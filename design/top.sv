==> flow/design.v <==
module keypad_decoder (
    input  logic [1:0] row,
    input  logic [1:0] col,
    output logic [3:0] bcd_value,
    output logic       valid
);
    always_comb begin
        valid = 1'b1;
        unique case ({row, col})
            4'b00_00: bcd_value = 4'd1;
            4'b00_01: bcd_value = 4'd2;
            4'b00_10: bcd_value = 4'd3;
            4'b01_00: bcd_value = 4'd4;
            4'b01_01: bcd_value = 4'd5;
            4'b01_10: bcd_value = 4'd6;
            4'b10_00: bcd_value = 4'd7;
            4'b10_01: bcd_value = 4'd8;
            4'b10_10: bcd_value = 4'd9;
            4'b11_00: bcd_value = 4'd10;
            4'b11_01: bcd_value = 4'd0;
            4'b11_10: bcd_value = 4'd11;
            default: begin
                bcd_value = 4'd0;
                valid     = 1'b0;
            end
        endcase
    end
endmodule
`timescale 1ns / 1ps
module sevseg(
    input  logic [3:0] bcd,       
    output logic [6:0] segments   
);
    logic [6:0] segments_reg;
    always_comb begin
        case (bcd)
            4'b0000: segments_reg = 7'b0111111;  
            4'b0001: segments_reg = 7'b0000110;  
            4'b0010: segments_reg = 7'b1011011;  
            4'b0011: segments_reg = 7'b1001111;  
            4'b0100: segments_reg = 7'b1100110;  
            4'b0101: segments_reg = 7'b1101101;  
            4'b0110: segments_reg = 7'b1111101;  
            4'b0111: segments_reg = 7'b0000111;  
            4'b1000: segments_reg = 7'b1111111;  
            4'b1001: segments_reg = 7'b1101111;  
            4'b1010: segments_reg = 7'b0001000;  
            4'b1011: segments_reg = 7'b0000011;  
            4'b1100: segments_reg = 7'b1000110;  
            4'b1101: segments_reg = 7'b0100001;  
            4'b1110: segments_reg = 7'b0000110;  
            4'b1111: segments_reg = 7'b0001110;  
            default: segments_reg = 7'b0000000;  
        endcase
    end
  assign segments = ~segments_reg; 
endmodule
module multiplex_display #(
    parameter int REFRESH_CNT = 1000
)(
    input  logic        clk,
    input  logic        rst_n,
    input  logic [3:0]  digit0,
    input  logic [3:0]  digit1,
    input  logic [3:0]  digit2,
    output logic [6:0]  segments,
    output logic [2:0]  enable_displays
);
    logic [1:0]  current_display;
    logic [16:0] refresh_counter;
    logic [3:0]  bcd_value;
    always_ff @(posedge clk or negedge rst_n) begin
        if (!rst_n) begin
            refresh_counter <= '0;
            current_display <= 2'd0;
        end else if (refresh_counter == REFRESH_CNT) begin
            refresh_counter <= '0;
            current_display <= (current_display == 2'd2) ? 2'd0 : current_display + 1;
        end else begin
            refresh_counter <= refresh_counter + 1;
        end
    end
    always_comb begin
        unique case (current_display)
            2'd0: bcd_value = digit0;
            2'd1: bcd_value = digit1;
            2'd2: bcd_value = digit2;
            default: bcd_value = 4'd0;
        endcase
    end
    always_comb begin
        unique case (current_display)
            2'd0: enable_displays = 3'b110;
            2'd1: enable_displays = 3'b101;
            2'd2: enable_displays = 3'b011;
            default: enable_displays = 3'b111;
        endcase
    end
    sevseg u_sevseg (
        .bcd     (bcd_value),
        .segments(segments)
    );
endmodule
module keypad_scan #(
    parameter int DEBOUNCE_CYCLES = 100_000,
    parameter int SCAN_CNT_MAX = 3
)(
    input  logic        clk,
    input  logic        rst_n,
    input  logic [3:0]  columnas,
    output logic [3:0]  filas,
    output logic [1:0]  row,
    output logic [1:0]  col,
    output logic        valid
);
    localparam int CNT_WIDTH = $clog2(DEBOUNCE_CYCLES);
    logic [CNT_WIDTH-1:0]            scan_counter;
    logic [1:0]                      current_row;
    logic [3:0]                      col_sample;
    logic [$clog2(SCAN_CNT_MAX)-1:0] debounce_cnt;
    logic                             stable;
    always_comb begin
        filas = 4'b1 << current_row;
    end
    always_ff @(posedge clk or negedge rst_n) begin
        if (!rst_n) begin
            col_sample   <= 4'd0;
            debounce_cnt <= '0;
            stable       <= 1'b0;
        end else if (columnas == col_sample && columnas != 4'd0) begin
            if (debounce_cnt == SCAN_CNT_MAX - 1) begin
                stable <= 1'b1;
            end else begin
                debounce_cnt <= debounce_cnt + 1;
                stable       <= 1'b0;
            end
        end else begin
            col_sample   <= columnas;
            debounce_cnt <= '0;
            stable       <= 1'b0;
        end
    end
    always_ff @(posedge clk or negedge rst_n) begin
        if (!rst_n) begin
            scan_counter <= '0;
            current_row  <= 2'd0;
            valid        <= 1'b0;
            row          <= 2'd0;
            col          <= 2'd0;
        end else begin
            if (scan_counter == (DEBOUNCE_CYCLES >> 1) - 1) begin
                if (stable && (col_sample & (col_sample - 1)) == 4'd0) begin  
                    row   <= current_row;
                    unique case (col_sample)
                        4'b0001: col <= 2'd0;
                        4'b0010: col <= 2'd1;
                        4'b0100: col <= 2'd2;
                        4'b1000: col <= 2'd3;
                        default: col <= 2'd0;
                    endcase
                    valid <= 1'b1;
                end else begin
                    valid <= 1'b0;
                end
            end
            if (scan_counter == DEBOUNCE_CYCLES - 1) begin
                scan_counter <= '0;
                current_row  <= (current_row == 2'd3) ? 2'd0 : current_row + 1;
            end else begin
                scan_counter <= scan_counter + 1;
                if (scan_counter != (DEBOUNCE_CYCLES >> 1) - 1)
                    valid <= 1'b0;
            end
        end
    end
endmodule
module top (
    input  logic        clk,
    input  logic [3:0]  columnas,
    output logic [3:0]  filas,
    output logic [6:0]  segments,
    output logic [2:0]  enable_displays
);
    logic [1:0] row, col;
    logic       raw_valid, dec_valid;
    logic [3:0] decoded;
    logic [1:0] target_digit;
    logic [3:0] digits [2:0];
    logic       key_hash_d;
    wire key_star = raw_valid && dec_valid && (decoded == 4'd10);
    wire key_hash = raw_valid && dec_valid && (decoded == 4'd11);
    keypad_scan #(
        .SCAN_CNT_MAX    (100_000),
        .DEBOUNCE_CYCLES (3)
    ) u_scan (
        .clk      (clk),
        .rst_n    (1'b1),
        .columnas (columnas),
        .filas    (filas),
        .row      (row),
        .col      (col),
        .valid    (raw_valid)
    );
    keypad_decoder u_dec (
        .row       (row),
        .col       (col),
        .bcd_value (decoded),
        .valid     (dec_valid)
    );
    always_ff @(posedge clk) begin
        key_hash_d <= key_hash;
        if (key_star) begin
            digits[0]      <= 4'd0;
            digits[1]      <= 4'd0;
            digits[2]      <= 4'd0;
            target_digit   <= 2'd0;
        end else begin
            if (key_hash && !key_hash_d) begin
                target_digit <= (target_digit == 2) ? 2'd0 : target_digit + 1;
            end
            if (raw_valid && dec_valid && (decoded != 4'd10) && (decoded != 4'd11)) begin
                digits[target_digit] <= decoded;
            end
        end
    end
    multiplex_display #(
        .REFRESH_CNT (100_000)
    ) u_display (
        .clk            (clk),
        .rst_n          (1'b1),
        .digit0         (digits[0]),
        .digit1         (digits[1]),
        .digit2         (digits[2]),
        .segments       (segments),
        .enable_displays(enable_displays)
    );
endmodule
**Tool chain data of top**

The steps from the RTL of top to its reports follow in flow order.
Line numbers count from 1 in the design file above.
Cell names lack the library's common part.
Not given: --

- Design top: top
- Clock port: clk
- Cell library: sky130hd
- Corner: tt_025C_1v80

**Word-level counts**

Counts by Yosys on the flattened word-level netlist (proc, flatten, opt, wreduce; memories kept). Print and check cells are left out. Cells with the same type and inputs are merged into one.
Memory sizes are those after Yosys's memory passes, which may raise the word count (mostly to a power of two), join words into wider ones and drop unused or constant bits.

- Register bits after elaboration: 53
- Latch bits: 0
- Bits in writable memories: 16
- ROM bits: 192
- Memories kept: 3
- Input port bits: 5
- Output and inout port bits: 14

Memory list:

| memory | depth | width | RTL line | source |
|---|---|---|---|---|
| (name not given) | 16 | 7 | 36 | `case (bcd)` |
| (name not given) | 16 | 5 | 9 | `unique case ({row, col})` |
| digits | 4 | 4 | 188 | `logic [3:0] digits [2:0];` |

- $add $sub $neg: 7
- Multipliers: 0
- Div/mod/pow operators: 0
- $lt $le $gt $ge: 0
- Equality and inequality tests: 15
- Shift-type cells: 1
- Muxes and demuxes: 17
- Bitwise gates (word level): 2
- Reduce/logical cells: 15

Operators with widths:

| operator | count |
|---|---|
| 17-bit by 1-bit adder with 17-bit output with constant B | 2 |
| 17-bit == test with constant B | 2 |
| 32-bit logical NOT | 1 |
| 4-bit by 32-bit bitwise AND with 32-bit output | 1 |
| 4-bit == test with constant B | 3 |
| 4-bit parallel mux with 3-bit select | 1 |
| 4-bit 2-to-1 mux | 3 |
| 3-bit parallel mux with 3-bit select | 1 |
| 1-bit logical AND | 8 |
| 2-bit by 1-bit adder with 2-bit output with constant B | 4 |
| 2-bit == test with constant B | 4 |
| 4-bit inequality test with constant B | 2 |
| 1-bit 2-to-1 mux | 8 |
| 7-bit NOT | 1 |
| 2-bit parallel mux with 3-bit select | 1 |
| 2-bit 2-to-1 mux | 3 |
| 4-bit by 1-bit subtractor with 5-bit output with constant B | 1 |
| 1-bit by 2-bit left shift with 4-bit output with constant A | 1 |
| 2-bit logical NOT | 2 |
| 4-bit by 2-bit == test with 1-bit output with constant B | 1 |
| 4-bit by 3-bit == test with 1-bit output with constant B | 1 |
| 4-bit == test | 1 |
| 4-bit nonzero test | 1 |
| 2-bit by 1-bit == test with 1-bit output with constant B | 1 |
| 2-bit AND reduction | 1 |
| 2-bit nonzero test | 1 |
| 1-bit logical NOT | 1 |

**Logic depth**

Depth = most cells in a row (Yosys ltp): at word level without a register or memory, in the mapped netlist without a sequential cell, where the memories' decode and read muxes count.

- Word-level depth: 8
- ABC_AREA: 0
- Depth in mapped cells: 11

**Synthesis result**

Source: synth_stat.txt of the flow (Yosys; design flattened, memories mapped). It holds for the ABC_AREA given above (unset counts as 0); a run with the other value may have another netlist.

- Mapped cells: 359
- Synthesis area: 0.0035822 mm^2
- Sequential area: 0.0016416 mm^2
- Flip-flops: 70
- Buffer cells: 9

Cells by type:

| cell | count | total area (um^2) |
|---|---|---|
| dfxtp_1 | 46 | 920.883 |
| edfxtp_1 | 24 | 720.691 |
| ha_1 | 26 | 325.312 |
| nor2_1 | 48 | 180.173 |
| xnor2_1 | 17 | 148.893 |
| xor2_1 | 17 | 148.893 |
| and2_1 | 14 | 87.584 |
| a21oi_1 | 15 | 75.072 |
| inv_1 | 19 | 71.318 |
| nand2_1 | 19 | 71.318 |
| nand3_1 | 14 | 70.067 |
| and4_1 | 6 | 52.55 |
| nand4_1 | 7 | 43.792 |
| a222oi_1 | 4 | 40.038 |
| mux2i_1 | 4 | 40.038 |
| and3_1 | 6 | 37.536 |
| nor3b_1 | 5 | 37.536 |
| nor3_1 | 7 | 35.034 |

Not listed: further types 32, cells in them 61.
The figures by module come from a second, unflattened synthesis with its own total; it is not the netlist above.

- Cells (unflattened synthesis): 356
- Area (unflattened synthesis): 0.0036573 mm^2

Rows give one instance, submodules left out.

By module:

| module | times used | cells | area (mm^2) | sequential area (mm^2) |
|---|---|---|---|---|
| keypad_scan | 1 | 154 | 0.0015627 | 0.0007757 |
| multiplex_display (REFRESH_CNT=100000) | 1 | 103 | 0.001011 | 0.0004755 |
| top | 1 | 47 | 0.0006681 | 0.0004204 |
| sevseg | 1 | 36 | 0.0002853 | 0 |
| keypad_decoder | 1 | 16 | 0.0001301 | 0 |

**Worst setup path after synthesis**

Path of least setup slack by OpenSTA after synthesis, without wires, with an ideal clock, recovery checks aside; 20% of the period is set as input and as output delay. Where synthesis merged equal registers, the netlist keeps one of their names.

- Kind: flip-flop to output port
- Start: reg u_display.current_display[0]
- End: out segments[6]
- Period: 2.59 ns
- Output delay: 0.518 ns
- Data arrival time: 2.044 ns
- Data required time: 2.072 ns
- Slack: 0.028 ns
- Path delay: 2.044 ns
- Stages on the path: 10
- Synthesis period reached: 2.562 ns

"path delay" = arrival - input delay + setup time.
At an output port there is no setup time.
"stages on the path": output pins that drive a net of the path, with the launching flip-flop's if there is one; two outputs of one cell count as two.
"synthesis period reached" is the clock period less the worst setup slack; recovery checks do not enter. This is arithmetic on one report: input and output delays are still those of the set period (20% each).
The rows between start and end are the longest chain of elaborated cells between them; the timing report does not say that the signal goes this way. Where chains are equally long, one stands for them.
Each line given opens the expression or statement behind the cell; cells for indexed reads and writes are added by Yosys, which also makes memories of some case tables.
The chain passes a memory read, where the word-level depth is cut; so it can be longer than that depth.

- Path through: edfxtp_1 inv_1 ha_1 a222oi_1 or2_2 inv_1 ha_1 nor2_1 nor2_1 a211o_1
- Cells in the longest elaborated chain: 4
- Elaborated cells on any way between the ends: 6
- Classes of those cells: eq/ne: 2; mux: 1; logic: 1; reduce/logical: 1; memory: 1

RTL lines, path after synthesis:

| element | RTL line | source |
|---|---|---|
| from (decl) | 69 | `logic [1:0]  current_display;` |
| from (assign) | 75 | `current_display <= 2'd0;` |
| from (assign) | 78 | `current_display <= (current_display == 2'd2) ? 2'd0 : current_display + 1;` |
| 2-bit == test | 84 | `unique case (current_display)` |
| 4-bit parallel mux with 3-bit select | 84 |  |
| memory 16 x 7 bit | 36 | `case (bcd)` |
| 7-bit NOT | 56 | `assign segments = ~segments_reg;` |
| to (decl) | 181 | `output logic [6:0]  segments,` |

**Timing after layout**

From the final timing report of entry B: the path of least setup slack in the routed layout; clock arrival at registers is part of the times.

- Kind: flip-flop to output port
- Start: reg u_display.current_display[0]
- End: out segments[1]
- Period: 2.95 ns
- Output delay: 0.59 ns
- Data arrival time: 2.50 ns
- Data required time: 2.36 ns
- Slack: -0.14 ns
- Stages on the path: 11

The rows between start and end are the longest chain of elaborated cells between them; the timing report does not say that the signal goes this way. Where chains are equally long, one stands for them.
The chain passes a memory read, where the word-level depth is cut; so it can be longer than that depth.

- Path through: edfxtp_1 inv_2 ha_4 a222oi_1 or2_4 buf_6 ha_4 nor3b_2 nor2_1 nor2_1 buf_2
- Cells in the longest elaborated chain: 4
- Elaborated cells on any way between the ends: 6
- Classes of those cells: eq/ne: 2; mux: 1; logic: 1; reduce/logical: 1; memory: 1

RTL lines, path post-layout:

| element | RTL line | source |
|---|---|---|
| from (decl) | 69 | `logic [1:0]  current_display;` |
| from (assign) | 75 | `current_display <= 2'd0;` |
| from (assign) | 78 | `current_display <= (current_display == 2'd2) ? 2'd0 : current_display + 1;` |
| 2-bit == test | 84 | `unique case (current_display)` |
| 4-bit parallel mux with 3-bit select | 84 |  |
| memory 16 x 7 bit | 36 | `case (bcd)` |
| 7-bit NOT | 56 | `assign segments = ~segments_reg;` |
| to (decl) | 181 | `output logic [6:0]  segments,` |

==> runs of top <==
Stored flow runs of top (2 of them; Yosys, OpenROAD, sky130hd). They differ in their settings and are not a sequence. Constraints: input delay and output delay 20% of the set period each, output load 0.01 pF.
"clock period reached" = clock period - worst setup slack. The figure is calculated, with input and output delays left at 20% of the set period.
"worst path time" is the time allowed to the run's worst setup path (the clock period less input and output delay, where it has them) less its slack. Clock arrival times count: a late capture clock shortens it, a late launch clock lengthens it.
"overall power": no workload was simulated; the value follows from the tool's default switching activity.

### Entry A

Settings: `period_ns=4.5`, `CORE_UTILIZATION=54`, `SETUP_SLACK_MARGIN=0.19`, `CORE_ASPECT_RATIO=0.95`, `CORE_MARGIN=8`, `CELL_PAD_IN_SITES_GLOBAL_PLACEMENT=1`, `CELL_PAD_IN_SITES_DETAIL_PLACEMENT=2`, `GPL_TIMING_DRIVEN=0`, `GPL_ROUTABILITY_DRIVEN=0`, `CTS_CLUSTER_SIZE=41`, `CTS_CLUSTER_DIAMETER=168`, `CAP_MARGIN=20`, `SLEW_MARGIN=20`

Unfinished; error DPL-0033 in placement.

### Entry B

Settings: `period_ns=2.95`, `CORE_UTILIZATION=49`, `CAP_MARGIN=20`, `CORE_MARGIN=2`, `SLEW_MARGIN=20`

- Total negative slack: -0.649 ns
- Utilization in the final report: 0.632
- Overall die area: 0.0080102 mm^2
- Worst setup slack after layout: -0.135 ns
- Clock period reached: 3.085 ns
- Worst path time: 2.50 ns
- Critical path type: flip-flop to output port
- Overall power: 2.109 mW
- Std-cell area (final layout): 0.0045319 mm^2
- Mapped cell area after synthesis: 0.0035822 mm^2
- Post-route worst hold slack: 0.414 ns
